==> flow/design.v <==
module SourceSelection(input reset,                 
		       input clk,                   
		       input select,                
		       output reg selectionresult,  
                       output reg selectionchanged  
		       );
reg[15:0] counter;                                  
always@(posedge clk or negedge reset)
begin
  if(!reset)
    counter<=16'd0;
  else
    counter<=counter+16'd1;
end
reg[4:0] state;
parameter[4:0] BEGIN   =0,
               SELECT1 =1,
	       CHANGE1 =2,
	       SELECT0 =3,
	       CHANGE0 =4;
always@(posedge clk or negedge reset)
begin
  if(!reset) begin
    selectionresult<=0;                                 
    selectionchanged<=0;                                
    state<=BEGIN;
  end
  else begin
    if(counter==0) begin                                
	   case(state)
		  BEGIN: begin
		    selectionresult<=selectionresult;   
		    selectionchanged<=1;                
		    state<=select? SELECT1:SELECT0;     
		  end
                  SELECT1: begin
		    selectionresult<=1;
	            selectionchanged<=0;
		    state<=select? SELECT1:CHANGE1;
		  end
                  CHANGE1: begin
		    selectionresult<=1;
	            selectionchanged<=0;
		    state<=select? SELECT1:BEGIN;		  
		  end
                  SELECT0: begin
		    selectionresult<=0;
		    selectionchanged<=0;
		    state<=select? CHANGE0:SELECT0;		  
		  end
                  CHANGE0: begin
		    selectionresult<=0;
		    selectionchanged<=0;
		    state<=select? BEGIN:SELECT0;		  		  
		  end   		
	   endcase
     end
     else begin                                         
	   state<=state;
	   selectionresult<=selectionresult;
	   selectionchanged<=selectionchanged;
     end
  end
end	
endmodule
# Reports on SourceSelection
# The steps from the RTL of SourceSelection to its reports follow in flow order.
# Lines are those of the file above, counted from 1.
# Not given: n/a
dict set report setup {
  design {SourceSelection}
  clock {clk}
  library {sky130hd}
  corner {tt_025C_1v80}
}

# Word level
# Yosys after proc, flatten, opt, wreduce and memory -nomap, before mapping. Memory bits, and registers merged into a memory's read port (data or address), are not among the register bits. Print and check cells are not counted. Equal cells are merged and count once.
dict set report bits {
  reg_bits 23
  input_bits 3
  output_inout_bits 2
  elab_cells 28
}
dict set report op_classes {
  add_sub_neg 1
  n_eq 4
  n_mux 8
  reduce_logical 11
}
# operator count
set op_table {}
lappend op_table {{5-bit parallel mux with 5-bit select} 1}
lappend op_table {{16-bit by 1-bit adder with 16-bit output (second input constant)} 1}
lappend op_table {{16-bit zero test} 1}
lappend op_table {{5-bit by 2-bit == test with 1-bit output (second input constant)} 2}
lappend op_table {{2-bit AND reduction} 3}
lappend op_table {{2-bit two-way mux} 3}
lappend op_table {{5-bit by 1-bit == test with 1-bit output (second input constant)} 1}
lappend op_table {{5-bit by 3-bit == test with 1-bit output (second input constant)} 1}
lappend op_table {{5-bit zero test} 1}
lappend op_table {{5-bit nonzero test} 1}
lappend op_table {{2-bit nonzero test} 2}
lappend op_table {{2-bit OR reduction} 2}
lappend op_table {{4-bit OR reduction} 1}
lappend op_table {{1-bit parallel mux with 2-bit select} 2}
lappend op_table {{3-bit two-way mux} 1}
lappend op_table {{1-bit two-way mux} 1}

# Longest topological paths
# Yosys ltp: most cells in a row. Word level: on the elaborated netlist, between registers, memories and ports. Mapped: between sequential cells and ports; inverters and the memories' decode and read muxes count.
dict set report logic_depth {
  word_depth 4
  ABC_AREA 0
  depth_mapped 7
  mapped_depth_nobuf 6
}

# After synthesis
# Yosys stat after the flow's synthesis: flattened, memories mapped to cells. It holds for the ABC_AREA given above (unset counts as 0); a run with the other value may have another netlist.
# cell count type_area_um2
set by_type {}
lappend by_type {sky130_fd_sc_hd__dfrtp_1 22 550.528}
lappend by_type {sky130_fd_sc_hd__xnor2_1 11 96.342}
lappend by_type {sky130_fd_sc_hd__o22a_1 4 35.034}
lappend by_type {sky130_fd_sc_hd__nor2_1 9 33.782}
lappend by_type {sky130_fd_sc_hd__nand3_1 6 30.029}
lappend by_type {sky130_fd_sc_hd__dfstp_2 1 26.275}
lappend by_type {sky130_fd_sc_hd__nand2_1 7 26.275}
lappend by_type {sky130_fd_sc_hd__xor2_1 3 26.275}
lappend by_type {sky130_fd_sc_hd__ha_1 2 25.024}
lappend by_type {sky130_fd_sc_hd__nand4_1 4 25.024}
lappend by_type {sky130_fd_sc_hd__nor4_1 3 18.768}
lappend by_type {sky130_fd_sc_hd__inv_1 4 15.014}
lappend by_type {sky130_fd_sc_hd__nor4b_2 1 15.014}
lappend by_type {sky130_fd_sc_hd__o21ai_0 3 15.014}
lappend by_type {sky130_fd_sc_hd__nand4_2 1 12.512}
lappend by_type {sky130_fd_sc_hd__and3_4 1 11.261}
lappend by_type {sky130_fd_sc_hd__and4_4 1 11.261}
lappend by_type {sky130_fd_sc_hd__buf_6 1 11.261}
# Not listed: further types 6, cells in them 6.
dict set report mapped {
  mapped_cells 90
  mapped_area_mm2 0.001031
  seqArea_mm2 0.0005768
  ffs 23
  n_buf 1
}

# Timing after synthesis
# Source: OpenSTA report_checks on the synthesized netlist (no wires, ideal clock, input and output delay 20% of the period each), path of least setup slack; recovery checks are left aside. Register names are those of the netlist, which keeps one name where synthesis merged equal registers.
dict set report synth_path {
  path_type {register to register}
  from {register counter[0]}
  to {register selectionchanged}
  period_ns 1.73
  setup_time_ns 0.121
  launch_ns 0.000
  t_arrival_ns 1.334
  required_time_ns 1.609
  setup_slack_ns 0.275
  delay_ns 1.455
  driving_pins 7
  n_path_buf 1
  period_less_setup_slack_ns 1.455
}
# "delay_ns" = arrival - input delay + setup time.
# "driving_pins" counts driving pins, that of a launching flip-flop among them; a cell with two outputs on the path counts twice.
# "period_less_setup_slack_ns" = period - worst setup slack (recovery checks aside). The figure is calculated, with input and output delays left at 20% of the set period.
# Between the ends stands the longest chain of elaborated cells between them, by number of cells; it is not shown to be the way that was timed. Of several equally long chains one is given.
# Each line given opens the expression or statement behind the cell; cells for indexed reads and writes are added by Yosys, which also makes memories of some case tables.
# A register here has more assigning lines than the two given.
dict set report synth_via {
  path_cell_list {sky130_fd_sc_hd__dfrtp_1 > sky130_fd_sc_hd__inv_1 > sky130_fd_sc_hd__ha_1 > sky130_fd_sc_hd__nor4b_2 > sky130_fd_sc_hd__nand4_2 > sky130_fd_sc_hd__buf_6 > sky130_fd_sc_hd__o22a_1}
  elab_chain_cells 2
  cone_cells 2
  lines_between 1
  cone_classes {reduce/logical (2)}
}
# item line_no
set synth_rtl {}
lappend synth_rtl {{start: declaration} 7} ;# reg[15:0] counter;
lappend synth_rtl {{start: assignment} 11} ;# counter<=16'd0;
lappend synth_rtl {{start: assignment} 13} ;# counter<=counter+16'd1;
lappend synth_rtl {{16-bit zero test} 29} ;# if(counter==0) begin
lappend synth_rtl {{2-bit AND reduction} n/a}
lappend synth_rtl {{end: assignment} 25} ;# selectionchanged<=0;
lappend synth_rtl {{end: assignment} 61} ;# selectionchanged<=selectionchanged;
lappend synth_rtl {{end: declaration} 5} ;# output reg selectionchanged

# Path in the finished layout
# Path of least setup slack in the final report of flow run A (OpenROAD, finished layout, wires in). Where an end is a register, its clock arrival counts in the times.
dict set report layout_path {
  path_type {register to register}
  from {register counter[0]}
  to {register state}
  period_ns 1.96
  setup_time_ns 0.05
  launch_ns 0.30
  t_arrival_ns 1.73
  required_time_ns 2.21
  setup_slack_ns 0.49
  driving_pins 8
  n_path_buf 1
}
# Where an end lacks its bit number, it is one bit of the signal, or one of the new flip-flops if synthesis recoded a state register.
# A register here has more assigning lines than the two given.
dict set report layout_via {
  path_cell_list {sky130_fd_sc_hd__dfrtp_1 > sky130_fd_sc_hd__inv_2 > sky130_fd_sc_hd__ha_4 > sky130_fd_sc_hd__nor4b_4 > sky130_fd_sc_hd__buf_4 > sky130_fd_sc_hd__nand4_4 > sky130_fd_sc_hd__nor2_2 > sky130_fd_sc_hd__o22a_1}
}
# item line_no
set layout_rtl {}
lappend layout_rtl {{start: declaration} 7} ;# reg[15:0] counter;
lappend layout_rtl {{start: assignment} 11} ;# counter<=16'd0;
lappend layout_rtl {{start: assignment} 13} ;# counter<=counter+16'd1;
lappend layout_rtl {{end: assignment} 34} ;# state<=select? SELECT1:SELECT0;
lappend layout_rtl {{end: assignment} 39} ;# state<=select? SELECT1:CHANGE1;
lappend layout_rtl {{end: declaration} 15} ;# reg[4:0] state;
# No chain of elaborated cells between the ends is given.

# Record of 2 stored runs of the RTL-to-layout flow on SourceSelection, platform sky130hd. The runs are unordered. Constraints: input delay and output delay 20% of the set period each, output load 0.01 pF.
# By "achievedPeriod_ns" is meant the clock period of the run minus its worst setup slack. This is arithmetic on one report: input and output delays are still those of the set period (20% each).
# "worst_setup_path_time_ns" means the part of the period allowed to the worst setup path (the constraints hold back 20% at inputs and 20% at outputs) less its slack; where the path has registers, the arrival times of their clocks count too.
# By "power_total_w" is meant OpenSTA's value without simulated activity: inputs other than the clock are taken to toggle once in ten clock periods, and the tool carries that through the logic.
run="flow run A" settings period_ns=1.96 CORE_UTILIZATION=53 SETUP_SLACK_MARGIN=0.52 PLACE_DENSITY=0.59 CORE_ASPECT_RATIO=0.83 CELL_PAD_IN_SITES_DETAIL_PLACEMENT=0 CTS_CLUSTER_SIZE=63 CAP_MARGIN=5 SLEW_MARGIN=40 MIN_ROUTING_LAYER="met1" CORE_MARGIN=2
run="flow run A" results power_total_w=0.0007167 ys_area_mm2=0.001031 achievedPeriod_ns=1.475 finish.utilization_pct=70.0 timing.setup.ws_ns=0.485 dieArea_mm2=0.0023155 stdcell_area_mm2=0.001275 worst_setup_path_time_ns=1.47 worst_path_kind="register to register" timing.setup.tns_ns=0.000
run="flow run B" settings period_ns=0.87 CORE_UTILIZATION=68 PLACE_DENSITY_LB_ADDON=0.12 HOLD_SLACK_MARGIN=-0.07 CORE_MARGIN=10 CELL_PAD_IN_SITES_GLOBAL_PLACEMENT=0 CELL_PAD_IN_SITES_DETAIL_PLACEMENT=1 GPL_ROUTABILITY_DRIVEN=1 CTS_CLUSTER_SIZE=23 CAP_MARGIN=25 SLEW_MARGIN=30
run="flow run B" outcome="not finished: placement ended with error DPL-0033"
